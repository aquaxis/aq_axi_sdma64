==> flow/design.v <==
module aq_axi_sdma64_ctrl
(
  input         ARESETN,
  input         ACLK,
  input [31:0]  S_AXI_AWADDR,
  input [3:0]   S_AXI_AWCACHE,
  input [2:0]   S_AXI_AWPROT,
  input         S_AXI_AWVALID,
  output        S_AXI_AWREADY,
  input [31:0]  S_AXI_WDATA,
  input [3:0]   S_AXI_WSTRB,
  input         S_AXI_WVALID,
  output        S_AXI_WREADY,
  output        S_AXI_BVALID,
  input         S_AXI_BREADY,
  output [1:0]  S_AXI_BRESP,
  input [31:0]  S_AXI_ARADDR,
  input [3:0]   S_AXI_ARCACHE,
  input [2:0]   S_AXI_ARPROT,
  input         S_AXI_ARVALID,
  output        S_AXI_ARREADY,
  output [31:0] S_AXI_RDATA,
  output [1:0]  S_AXI_RRESP,
  output        S_AXI_RVALID,
  input         S_AXI_RREADY,
  output        INTERRUPT,
  output        MASTER_RST,
  output        WR_START,
  output [31:0] WR_ADRS,
  output [31:0] WR_COUNT,
  input         WR_READY,
  input         WR_INT,
  input         WR_FIFO_EMPTY,
  input         WR_FIFO_AEMPTY,
  input         WR_FIFO_FULL,
  input         WR_FIFO_AFULL,
  output        RD_START,
  output [31:0] RD_ADRS,
  output [31:0] RD_COUNT,
  input         RD_READY,
  input         RD_INT,
  input         RD_FIFO_EMPTY,
  input         RD_FIFO_AEMPTY,
  input         RD_FIFO_FULL,
  input         RD_FIFO_AFULL,
  output [31:0] DEBUG
);
  localparam S_IDLE   = 2'd0;
  localparam S_WRITE  = 2'd1;
  localparam S_WRITE2 = 2'd2;
  localparam S_READ   = 2'd3;
  reg [1:0]     state;
  reg           reg_rnw;
  reg [31:0]    reg_addr, reg_wdata;
  reg [3:0]     reg_be;
  reg           reg_wallready;
  wire          local_cs, local_rnw, local_ack;
  wire [3:0]    local_be;
  wire [31:0]   local_addr, local_wdata, local_rdata;
  always @( posedge ACLK or negedge ARESETN ) begin
    if( !ARESETN ) begin
      state         <= S_IDLE;
      reg_rnw       <= 1'b0;
      reg_addr      <= 32'd0;
      reg_wdata     <= 32'd0;
      reg_be        <= 4'd0;
      reg_wallready <= 1'b0;
    end else begin
      if( S_AXI_WVALID ) begin
        reg_wdata     <= S_AXI_WDATA;
        reg_be        <= S_AXI_WSTRB;
        reg_wallready <= 1'b1;
      end else if( local_ack & S_AXI_BREADY ) begin
        reg_wallready <= 1'b0;
      end
      case( state )
        S_IDLE: begin
          if( S_AXI_AWVALID ) begin
            reg_rnw   <= 1'b0;
            reg_addr  <= S_AXI_AWADDR;
            state     <= S_WRITE;
          end else if( S_AXI_ARVALID ) begin
            reg_rnw   <= 1'b1;
            reg_addr  <= S_AXI_ARADDR;
            state     <= S_READ;
          end
        end
        S_WRITE: begin
          if( reg_wallready ) begin
            state     <= S_WRITE2;
          end
        end
        S_WRITE2: begin
          if( local_ack & S_AXI_BREADY ) begin
            state     <= S_IDLE;
          end
        end
        S_READ: begin
          if( local_ack & S_AXI_RREADY ) begin
            state     <= S_IDLE;
          end
        end
        default: state <= S_IDLE;
      endcase
    end
  end
  assign S_AXI_AWREADY  = ( state == S_WRITE || state == S_IDLE )?1'b1:1'b0;
  assign S_AXI_WREADY   = ( state == S_WRITE || state == S_IDLE )?1'b1:1'b0;
  assign S_AXI_BVALID   = ( state == S_WRITE2 )?local_ack:1'b0;
  assign S_AXI_BRESP    = 2'b00;
  assign S_AXI_ARREADY  = ( state == S_READ  || state == S_IDLE )?1'b1:1'b0;
  assign S_AXI_RVALID   = ( state == S_READ )?local_ack:1'b0;
  assign S_AXI_RRESP    = 2'b00;
  assign S_AXI_RDATA    = ( state == S_READ )?local_rdata:32'd0;
  wire          wr_ena, rd_ena, wr_ack;
  reg           rd_ack;
  reg [31:0]    reg_rdata;
  assign local_cs           = (( state == S_WRITE2 )?1'b1:1'b0) | (( state == S_READ )?1'b1:1'b0) | 1'b0;
  assign local_rnw          = reg_rnw;
  assign local_addr[31:0]   = reg_addr[31:0];
  assign local_be[3:0]      = reg_be[3:0];
  assign local_wdata[31:0]  = reg_wdata[31:0];
  assign local_ack          = wr_ack | rd_ack;
  assign local_rdata[31:0]  = reg_rdata[31:0];
  assign wr_ena = (local_cs & ~local_rnw)?1'b1:1'b0;
  assign rd_ena = (local_cs &  local_rnw)?1'b1:1'b0;
  assign wr_ack = wr_ena;
  localparam A_STATUS        = 8'h00;
  localparam A_INT_STATUS    = 8'h04;
  localparam A_INT_MASK      = 8'h08;
  localparam A_WR_START      = 8'h10;
  localparam A_WR_ADRS       = 8'h14;
  localparam A_WR_COUNT      = 8'h18;
  localparam A_RD_START      = 8'h20;
  localparam A_RD_ADRS       = 8'h24;
  localparam A_RD_COUNT      = 8'h28;
  localparam A_TESTDATA      = 8'h30;
  localparam A_DEBUG         = 8'h34;
  reg           reg_master_reset;
  reg           reg_wr_start1, reg_rd_start1;
  reg           reg_wr_start2, reg_rd_start2;
  reg [31:0]    reg_wr_adrs, reg_rd_adrs;
  reg [31:0]    reg_wr_count, reg_rd_count;
  reg [31:0]    reg_testdata;
  reg [31:0]    reg_int_mask;
  reg [31:0]    reg_int;
  always @(posedge ACLK or negedge ARESETN) begin
    if(!ARESETN) begin
      reg_master_reset   <= 1'b0;
      reg_wr_adrs[31:0]  <= 32'd0;
      reg_wr_count[31:0] <= 32'd0;
      reg_rd_adrs[31:0]  <= 32'd0;
      reg_rd_count[31:0] <= 32'd0;
      reg_wr_start1      <= 1'b0;
      reg_wr_start2      <= 1'b0;
      reg_rd_start1      <= 1'b0;
      reg_rd_start2      <= 1'b0;
      reg_int_mask[31:0] <= 32'd0;
      reg_int[31:0]      <= 32'd0;
      reg_testdata[31:0] <= 32'd0;
    end else begin
      if(wr_ena) begin
        case(local_addr[7:0] & 8'hFC)
          A_STATUS: begin
            reg_master_reset <= local_wdata[31];
          end
          A_INT_MASK: begin
            reg_int_mask[31:0] <= local_wdata[31:0];
          end
          A_WR_START: begin
            reg_wr_start2 <= local_wdata[1];
          end
          A_WR_ADRS: begin
            reg_wr_adrs[31:0] <= local_wdata[31:0];
          end
          A_WR_COUNT: begin
            reg_wr_count[31:0] <= local_wdata[31:0];
          end
          A_RD_START: begin
            reg_rd_start2 <= local_wdata[1];
          end
          A_RD_ADRS: begin
            reg_rd_adrs[31:0] <= local_wdata[31:0];
          end
          A_RD_COUNT: begin
            reg_rd_count[31:0] <= local_wdata[31:0];
          end
          A_TESTDATA: begin
            reg_testdata[31:0] <= local_wdata[31:0];
          end
          default: begin
          end
        endcase
      end
      if(!WR_READY) begin
        reg_wr_start1 <= 1'b0;
      end else if(wr_ena && ((local_addr[7:0] & 8'hFC) == A_WR_START)) begin
        reg_wr_start1 <= local_wdata[0];
      end
      if(!RD_READY) begin
        reg_rd_start1 <= 1'b0;
      end else if(wr_ena && ((local_addr[7:0] & 8'hFC) == A_RD_START)) begin
        reg_rd_start1 <= local_wdata[0];
      end
      if(WR_INT) begin
        reg_int[0] <= 1'b1;
      end else if(wr_ena && ((local_addr[7:0] & 8'hFC) == A_INT_STATUS)) begin
        if(local_wdata[0]) begin
          reg_int[0] <= 1'b0;
        end
      end
      if(RD_INT) begin
        reg_int[1] <= 1'b1;
      end else if(wr_ena && ((local_addr[7:0] & 8'hFC) == A_INT_STATUS)) begin
        if(local_wdata[1]) begin
          reg_int[1] <= 1'b0;
        end
      end
    end
  end
  always @(posedge ACLK or negedge ARESETN) begin
    if(!ARESETN) begin
      reg_rdata[31:0] <= 32'd0;
      rd_ack <= 1'b0;
    end else begin
      rd_ack <= rd_ena;
      if(rd_ena) begin
        case(local_addr[7:0] & 8'hFC)
          A_STATUS:     reg_rdata[31:0] <= {reg_master_reset, 31'd0};
          A_INT_STATUS: reg_rdata[31:0] <= reg_int[31:0];
          A_INT_MASK:   reg_rdata[31:0] <= reg_int_mask[31:0];
          A_WR_START:   reg_rdata[31:0] <= {12'd0, WR_FIFO_AEMPTY, WR_FIFO_EMPTY, WR_FIFO_AFULL, WR_FIFO_FULL, 7'd0, WR_READY, 6'd0, reg_wr_start2, reg_wr_start1};
          A_WR_ADRS:    reg_rdata[31:0] <= reg_wr_adrs[31:0];
          A_WR_COUNT:   reg_rdata[31:0] <= reg_wr_count[31:0];
          A_RD_START:   reg_rdata[31:0] <= {12'd0, RD_FIFO_AEMPTY, RD_FIFO_EMPTY, RD_FIFO_AFULL, RD_FIFO_FULL, 7'd0, RD_READY, 6'd0, reg_rd_start2, reg_rd_start1};
          A_RD_ADRS:    reg_rdata[31:0] <= reg_rd_adrs[31:0];
          A_RD_COUNT:   reg_rdata[31:0] <= reg_rd_count[31:0];
          A_TESTDATA:   reg_rdata[31:0] <= reg_testdata[31:0];
          A_DEBUG:      reg_rdata[31:0] <= {32'd0};
          default:      reg_rdata[31:0] <= 32'd0;
        endcase
      end else begin
        reg_rdata[31:0] <= 32'd0;
      end
    end
  end
  assign WR_START       = reg_wr_start1 | reg_wr_start2;
  assign WR_ADRS[31:0]  = reg_wr_adrs[31:0];
  assign WR_COUNT[31:0] = reg_wr_count[31:0];
  assign RD_START       = reg_rd_start1 | reg_rd_start2;
  assign RD_ADRS[31:0]  = reg_rd_adrs[31:0];
  assign RD_COUNT[31:0] = reg_rd_count[31:0];
  assign MASTER_RST     = reg_master_reset;
  assign INTERRUPT      = ((reg_int & reg_int_mask) != 32'd0)?1'b1:1'b0;
endmodule
From RTL to reports: aq_axi_sdma64_ctrl --
Tool output for the design above, in the order of the flow. Lines are those of the file above, counted from 1. Cell names lack the library's common part. The mark -- stands for no value.
Inputs: design top aq_axi_sdma64_ctrl, clock ACLK, standard-cell library sky130hd, corner tt_025C_1v80

Word-level counts --
Counts by Yosys on the flattened word-level netlist (proc, flatten, opt, wreduce; memories kept). Register bits leave out memories and registers merged into their read ports (data or address). Print and check cells are left out. Cells with the same type and inputs are merged into one.
Storage and ports: word-level cells 110, register bits after elaboration 276, input bits 133, output and inout port bits 205
Operators by class: reductions and logical operators 28, equal/unequal tests 18, bitwise logic cells 10, mux-type cells 34
Operator list (number):
- 32-bit parallel mux with 10-bit select | 1
- 32-bit 2-to-1 mux | 2
- 2-bit by 32-bit AND with 32-bit output | 1
- 32-bit nonzero test | 1
- 2-bit AND reduction | 12
- 6-bit by 4-bit equality test with 1-bit output with constant B | 4
- 1-bit 2-to-1 mux | 23
- 6-bit by 3-bit equality test with 1-bit output with constant B | 3
- 8-bit 2-to-1 mux | 2
- 2-bit nonzero test | 6
- 2-bit 2-to-1 mux | 5
- 8-bit logical NOT | 1
- 2-bit parallel mux with 4-bit select | 1
- 2-bit != test with constant B | 3
- 6-bit by 1-bit equality test with 1-bit output with constant B | 1
- 6-bit by 2-bit equality test with 1-bit output with constant B | 1
- 5-bit AND reduction | 1
- 1-bit AND | 4
- 1-bit bitwise OR | 4
- 2-bit by 1-bit != test with 1-bit output with constant B | 2
- 2-bit equality test with constant B | 2
- 4-bit nonzero test | 1
- 1-bit logical AND | 3
- 3-bit != test with constant B | 1
- 1-bit logical OR | 2
- 2-bit by 1-bit equality test with 1-bit output with constant B | 1
- 2-bit logical NOT | 1
- 1-bit NOT | 1

Longest topological paths --
Yosys ltp: most cells in a row. Word level: on the elaborated netlist, between registers, memories and ports. Mapped: between sequential cells and ports; inverters and the memories' decode and read muxes count.
Logic depth: depth in word-level cells 9, ABC_AREA 1, mapped depth 10, depth with buffers taken out 9

Mapped cells and area --
The flow's flattened synthesis, as Yosys stat reports it; memories are mapped. The netlist is that of the ABC_AREA named above (0 if unset); the other value can give another one. Totals and module areas in this step are rounded.
Synthesis totals: mapped flip-flops 276, cell area after synthesis 0.012 mm2, area of sequential cells 0.00691 mm2, standard cells after synthesis 1421, buffers 109
Cell types:
- dfrtp_1 | number 275, area in all 6881.6 um2
- nand2_1 | number 511, area in all 1918.09 um2
- o21ai_0 | number 176, area in all 880.845 um2
- inv_1 | number 92, area in all 345.331 um2
- nor2_1 | number 89, area in all 334.07 um2
- buf_4 | number 43, area in all 322.81 um2
- nand3_1 | number 57, area in all 285.274 um2
- o21ai_1 | number 55, area in all 275.264 um2
- buf_6 | number 12, area in all 135.13 um2
- buf_2 | number 26, area in all 130.125 um2
- clkbuf_1 | number 28, area in all 105.101 um2
- nor2_4 | number 7, area in all 78.826 um2
- a21oi_1 | number 12, area in all 60.058 um2
- nand2_4 | number 5, area in all 56.304 um2
- nand4_1 | number 8, area in all 50.048 um2
- a31oi_1 | number 7, area in all 43.792 um2
- dfstp_2 | number 1, area in all 26.275 um2
- nand2_2 | number 3, area in all 18.768 um2
Other cell types: 10; their cells: 14.

Timing after synthesis --
Source: OpenSTA report_checks on the synthesized netlist (no wires, ideal clock, input and output delay 20% of the period each), path of least setup slack; recovery checks are left aside. Register names are those of the netlist, which keeps one name where synthesis merged equal registers.
Timing path after synthesis: kind reg2out, start reg state, end out S_AXI_RVALID, external output delay 506 ps, stages on the path 7, period 2530 ps, time at the first pin 0 ps, path delay 1206 ps, path buffers 2, arrival 1206 ps, slack 818 ps, synthesis period reached 1712 ps
"path delay" is the arrival time less input delay plus setup time. A path that ends at an output port has no setup time. "stages on the path": output pins that drive a net of the path, with the launching flip-flop's if there is one; two outputs of one cell count as two. "synthesis period reached" = period - worst setup slack (recovery checks aside). The figure is calculated, with input and output delays left at 20% of the set period. An end named without its bit number is one bit of that signal or, where synthesis recoded a state register, one of its new flip-flops. The rows between start and end are the longest chain of elaborated cells between them; the timing report does not say that the signal goes this way. Where chains are equally long, one stands for them. Each line given opens the expression or statement behind the cell; cells for indexed reads and writes are added by Yosys, which also makes memories of some case tables. At most two assigning lines are given for a register; there are more.
Between the ends, after synthesis: cells stage by stage dfrtp_1 > buf_2 > inv_2 > a21oi_4 > buf_6 > nor2_1 > nor2_1, cells in the longest elaborated chain 7, elaborated cells on any way between the ends 9, those cells by class 2 x eq/ne; 4 x mux; 3 x logic
Ends and longest elaborated chain, after synthesis:
- start: declaration | line 52 | reg [1:0]     state;
- start: assignment | line 62 | state         <= S_IDLE;
- start: assignment | line 81 | state     <= S_WRITE;
- 2-bit equality test | line 118 | assign local_cs           = (( state == S_WRITE2 )?1'b1:1'b0) | (( state == S_READ )?1'b1:1'b0) | 1'b0;
- 1-bit 2-to-1 mux | line 118
- 1-bit bitwise OR | line 118
- 1-bit AND | line 125 | assign wr_ena = (local_cs & ~local_rnw)?1'b1:1'b0;
- 1-bit 2-to-1 mux | line 125
- 1-bit bitwise OR | line 123 | assign local_ack          = wr_ack | rd_ack;
- 1-bit 2-to-1 mux | line 112 | assign S_AXI_RVALID   = ( state == S_READ )?local_ack:1'b0;
- end: declaration | line 24 | output        S_AXI_RVALID,

Path in the finished layout --
From the final timing report of run 1: the path of least setup slack in the routed layout; clock arrival at registers is part of the times. The path's times are printed in steps of 10 ps; the period is the one set.
Timing path post-layout: kind reg2out, start reg state, end out S_AXI_RVALID, time at the first pin 550 ps, arrival 2350 ps, external output delay 640 ps, stages on the path 6, slack 220 ps, period 3220 ps, path buffers 1
An end named without its bit number is one bit of that signal or, where synthesis recoded a state register, one of its new flip-flops. The rows between start and end are the longest chain of elaborated cells between them; the timing report does not say that the signal goes this way. Where chains are equally long, one stands for them. At most two assigning lines are given for a register; there are more.
Between the ends, post-layout: cells stage by stage dfrtp_2 > inv_2 > a21oi_4 > nor2_1 > nor2_1 > clkdlybuf4s50_1, cells in the longest elaborated chain 7, elaborated cells on any way between the ends 9, those cells by class 2 x eq/ne; 4 x mux; 3 x logic
Ends and longest elaborated chain, post-layout:
- start: declaration | line 52 | reg [1:0]     state;
- start: assignment | line 62 | state         <= S_IDLE;
- start: assignment | line 81 | state     <= S_WRITE;
- 2-bit equality test | line 118 | assign local_cs           = (( state == S_WRITE2 )?1'b1:1'b0) | (( state == S_READ )?1'b1:1'b0) | 1'b0;
- 1-bit 2-to-1 mux | line 118
- 1-bit bitwise OR | line 118
- 1-bit AND | line 125 | assign wr_ena = (local_cs & ~local_rnw)?1'b1:1'b0;
- 1-bit 2-to-1 mux | line 125
- 1-bit bitwise OR | line 123 | assign local_ack          = wr_ack | rd_ack;
- 1-bit 2-to-1 mux | line 112 | assign S_AXI_RVALID   = ( state == S_READ )?local_ack:1'b0;
- end: declaration | line 24 | output        S_AXI_RVALID,

--- measured runs ---
Stored flow runs of aq_axi_sdma64_ctrl (2 of them; Yosys, OpenROAD, sky130hd). They differ in their settings and are not a sequence. Constraints: input delay and output delay 20% of the set period each, output load 0.01 pF.
"achieved clock period" = clock period - worst setup slack. The figure is calculated, with input and output delays left at 20% of the set period.
"power": no workload was simulated; the value follows from the tool's default switching activity.
Results are given in rounded form.
[run 1] settings: period_ns=3.22, CORE_UTILIZATION=39, PLACE_DENSITY_LB_ADDON=0.29, CORE_ASPECT_RATIO=0.93, ABC_AREA=1, CAP_MARGIN=25, MAX_ROUTING_LAYER=met5, CORE_MARGIN=2, SLEW_MARGIN=20
[run 1] result: chip area after synthesis (Yosys) 0.012 mm2, die area 0.0323 mm2, standard-cell area of the final layout 0.0156 mm2, utilization 0.508, worst setup slack after layout 222 ps, power 10.9 mW, achieved clock period 2998 ps
[run 2] settings: period_ns=1.99, CORE_UTILIZATION=48, PLACE_DENSITY=0.37, CAP_MARGIN=20, CORE_MARGIN=2, SLEW_MARGIN=20
[run 2] result: chip area after synthesis (Yosys) 0.0122 mm2, die area 0.0266 mm2, standard-cell area of the final layout 0.0182 mm2, utilization 0.726, worst setup slack after layout -104 ps, power 24.6 mW, achieved clock period 2094 ps
--- end ---
